==> flow/design.v <==
module bound_flasher(clk, rst_n, flick, led);
	input wire 	clk;				 
	input wire 	rst_n;				 
	input wire 	flick;				 
	output reg 	[15:0]led;			 
	reg 		[1:0]led_operation;		 
	reg		[3:0]current_state;		 
	reg		[3:0]next_state;		 
	integer 	i; 				 
	integer 	count; 				 
	parameter 	UNCHANGED 	=  2'b00,
			UP		=  2'b01,
			DOWN 		=  2'b10,
			KICKBACK	=  2'b11;
	parameter 	INIT         	=  4'b00_01,
			ON_0_TO_5 	=  4'b00_10,
			OFF_TO_0  	=  4'b00_11,
			ON_0_TO_10  	=  4'b01_00,
			OFF_TO_5  	=  4'b01_01,
			ON_5_TO_15 	=  4'b01_10;
always @(negedge rst_n or posedge clk)
begin
	if(~rst_n) begin
 		current_state <= INIT;	            	 
    		count <= -1;                        	 
  	end				
	else begin
		current_state <= next_state;		 
 		if (led_operation == UP) begin
			count <= count + 1;		 
		end
		else if (led_operation == UNCHANGED) begin   
			count <= count;			 
		end
		else begin				 
			count <= count - 1;		 
		end	
  	end
end
always @(current_state or count or flick) begin
	led_operation = UNCHANGED;
	case(current_state)
	INIT: begin
		if(count >= 0) 			led_operation = DOWN;
		else if(flick) 			led_operation = UP;
		else 				led_operation = UNCHANGED;
	end
	ON_0_TO_5: begin
		if(count < 5) 			led_operation = UP;
		else 				led_operation = DOWN;
	end
	OFF_TO_0: begin
		if(count >= 0) 			led_operation = DOWN;
		else 				led_operation = UP;
	end
	ON_0_TO_10: begin
		if(flick) begin
			if (count == 5 || count == 10)  led_operation = KICKBACK;	
			else              		led_operation = UP;	
		end
		else begin
			if(count == 10)   	led_operation = DOWN;
			else 	            	led_operation = UP;
		end
	end
	OFF_TO_5: begin
		if(count >= 5) 			led_operation = DOWN;
		else 				led_operation = UP;
	end
	ON_5_TO_15: begin
    	if(count == 15)     			led_operation = DOWN;
		else if(flick) begin
			if (count == 5 || count == 10)  led_operation = KICKBACK;	
			else              		led_operation = UP;	
		end
		else                		led_operation = UP;
	end
	default: 				led_operation = UNCHANGED;
	endcase
end
always @(current_state or led_operation)
begin
	case(current_state)
	INIT: begin
		if(led_operation == UP) 	next_state = ON_0_TO_5;
    		else                          	next_state = INIT;
	end
	ON_0_TO_5: begin
		if(led_operation == DOWN) 	next_state = OFF_TO_0;
    		else                          	next_state = ON_0_TO_5;	
  	end
	OFF_TO_0: begin
		if(led_operation == UP) 	next_state = ON_0_TO_10;
    		else                          	next_state = OFF_TO_0;
	end
	ON_0_TO_10: begin
		if(led_operation == KICKBACK) 	next_state = OFF_TO_0;
		else if(led_operation == DOWN)  next_state = OFF_TO_5; 
		else                            next_state = ON_0_TO_10;
	end
	OFF_TO_5: begin
		if(led_operation == UP) 	next_state = ON_5_TO_15;
    		else                          	next_state = OFF_TO_5;
	end
	ON_5_TO_15: begin
		if(led_operation == KICKBACK) 	next_state = OFF_TO_5;
    		else if(led_operation == DOWN)  next_state = INIT; 
		else                            next_state = ON_5_TO_15;
	end
	default: 				next_state = INIT;
	endcase
end
always @(negedge clk)
begin
	  if(count <= -1) led <= 16'b0;					 
	  else
		for(i = 0; i < 16; i = i + 1)				 
		begin
			if(i <= count) led[i] <= 1'b1;
			else led[i] <= 1'b0;
		end     
end
endmodule
Reports on bound_flasher
Tool output for the design above, in the order of the flow.
Line numbers count from 1 in the design file above.
Operators: Yosys type, input widths -> output width; for muxes data width and select width s.
{ "setup": {"top": "bound_flasher", "clock": "clk", "lib": "sky130hd", "corner": "tt_025C_1v80"} }

Word level
Source: Yosys, flattened and elaborated, memories not mapped. Widths are those after wreduce. Registers that Yosys merges into a memory's read port (data or address) are not register bits. Print and check cells do not count.
{ "classes": {"add_sub_neg": 2, "multipliers": 0, "div_mod_pow": 0, "compare": 20, "equal": 13, "shifts": 0, "n_mux": 38, "logic": 0, "reduce_and_logical": 2} }
{ "ops": {"columns": ["op", "n"], "rows": [
  ["$le 5x32->1 const A", 8],
  ["$le 4x32->1 const A", 4],
  ["$le 3x32->1 const A", 2],
  ["$eq 32x5->1 const B", 2],
  ["$mux 32", 2],
  ["$le 1x32->1 const A", 1],
  ["$le 2x32->1 const A", 1],
  ["$ge 32x1->1 const B", 1],
  ["$le 32x1->1 const B", 1],
  ["$add 32x2->32 const B", 1],
  ["$sub 32x2->32 const B", 1],
  ["$ge 32x4->1 const B", 1],
  ["$lt 32x4->1 const B", 1],
  ["$eq 32x4->1 const B", 1],
  ["$mux 2", 11],
  ["$mux 1", 19],
  ["$pmux 3 s6", 1],
  ["$pmux 2 s6", 1],
  ["$mux 3", 4],
  ["$eq 3x3->1 const B", 3],
  ["$eq 3x2->1 const B", 2],
  ["$eq 2x2->1 const B", 2],
  ["$eq 3x1->1 const B", 1],
  ["$eq 2x1->1 const B", 1],
  ["$ne 2x1->1 const B", 1],
  ["$logic_not 2->1", 1],
  ["$logic_or 1x1->1", 1]
]} }
{ "bits": {"regBits": 51, "latch_bits": 0, "ram_bits": 0, "romBits": 0, "clocked_rd_ports_x_width": 0, "memories": 0, "input_bits": 3, "output_inout_bits": 16, "elab_cells": 93} }

Longest topological paths
Yosys ltp: most cells in a row. Word level: on the elaborated netlist, between registers, memories and ports. Mapped: between sequential cells and ports; inverters and the memories' decode and read muxes count.
{ "depth": {"depth_word": 10, "abc_area": 0, "mapped_depth": 11, "depth_no_buf": 9} }

After synthesis
Source: synth_stat.txt of the flow (Yosys; design flattened, memories mapped). It holds for the ABC_AREA given above (unset counts as 0); a run with the other value may have another netlist.
Totals and module areas in this step are rounded.
{ "by_type": {"columns": ["type", "n", "type_area_um2"], "rows": [
  ["sky130_fd_sc_hd__dfstp_2", 33, 867.082],
  ["sky130_fd_sc_hd__dfxtp_1", 16, 320.307],
  ["sky130_fd_sc_hd__xor2_1", 26, 227.718],
  ["sky130_fd_sc_hd__dfrtp_1", 5, 125.12],
  ["sky130_fd_sc_hd__nand2_1", 26, 97.594],
  ["sky130_fd_sc_hd__nand3_1", 19, 95.091],
  ["sky130_fd_sc_hd__a21oi_1", 17, 85.082],
  ["sky130_fd_sc_hd__ha_1", 6, 75.072],
  ["sky130_fd_sc_hd__nor2_1", 20, 75.072],
  ["sky130_fd_sc_hd__o32ai_1", 8, 70.067],
  ["sky130_fd_sc_hd__o22ai_1", 10, 62.56],
  ["sky130_fd_sc_hd__nand4_1", 8, 50.048],
  ["sky130_fd_sc_hd__or3_1", 8, 50.048],
  ["sky130_fd_sc_hd__o32ai_2", 3, 48.797],
  ["sky130_fd_sc_hd__inv_1", 12, 45.043],
  ["sky130_fd_sc_hd__nor3_1", 9, 45.043],
  ["sky130_fd_sc_hd__xnor2_1", 5, 43.792],
  ["sky130_fd_sc_hd__clkbuf_1", 11, 41.29]
]} }
Other cell types: 34; their cells: 68.
{ "synth_totals": {"cell_count": 310, "synth_area_um2": 2990, "sequential_area_um2": 1310, "flip_flops": 54, "n_buf": 13} }

# Flow runs of bound_flasher

Settings and measured results of 2 stored flow runs for module bound_flasher (sky130hd), not sorted in any way. The constraints put input and output delay at 20% of the set period each and load the outputs with 0.01 pF.
Results are given in rounded form.
[
  {
    "run": "run 1",
    "settings": { "period_ns": 5.1, "CORE_UTILIZATION": 29, "SETUP_SLACK_MARGIN": 1.39, "PLACE_DENSITY_LB_ADDON": 0.1, "HOLD_SLACK_MARGIN": 0.23, "CORE_ASPECT_RATIO": 1.32, "CELL_PAD_IN_SITES_GLOBAL_PLACEMENT": 0, "GPL_ROUTABILITY_DRIVEN": 0, "SLEW_MARGIN": 15, "MAX_ROUTING_LAYER": "met5", "CAP_MARGIN": 20, "CORE_MARGIN": 2 },
    "results": { "synthesis_area_um2": 2990, "die_footprint_um2": 11100, "finalCellArea_um2": 3690, "utilization_pct": 36.8, "timing.setup.ws_ns": 0.588, "fin_tns_ns": 0.000 }
  },
  {
    "run": "run 2",
    "settings": { "period_ns": 3.39, "CORE_UTILIZATION": 24, "SETUP_SLACK_MARGIN": 0.92, "PLACE_DENSITY_LB_ADDON": 0.06, "CELL_PAD_IN_SITES_DETAIL_PLACEMENT": 0, "ABC_AREA": 0, "GPL_TIMING_DRIVEN": 0, "CTS_CLUSTER_SIZE": 77, "SLEW_MARGIN": 15, "CAP_MARGIN": 20, "CORE_MARGIN": 2 },
    "results": { "synthesis_area_um2": 2990, "die_footprint_um2": 13400, "finalCellArea_um2": 4520, "utilization_pct": 37.5, "timing.setup.ws_ns": -0.296, "fin_tns_ns": -3.20 }
  }
]
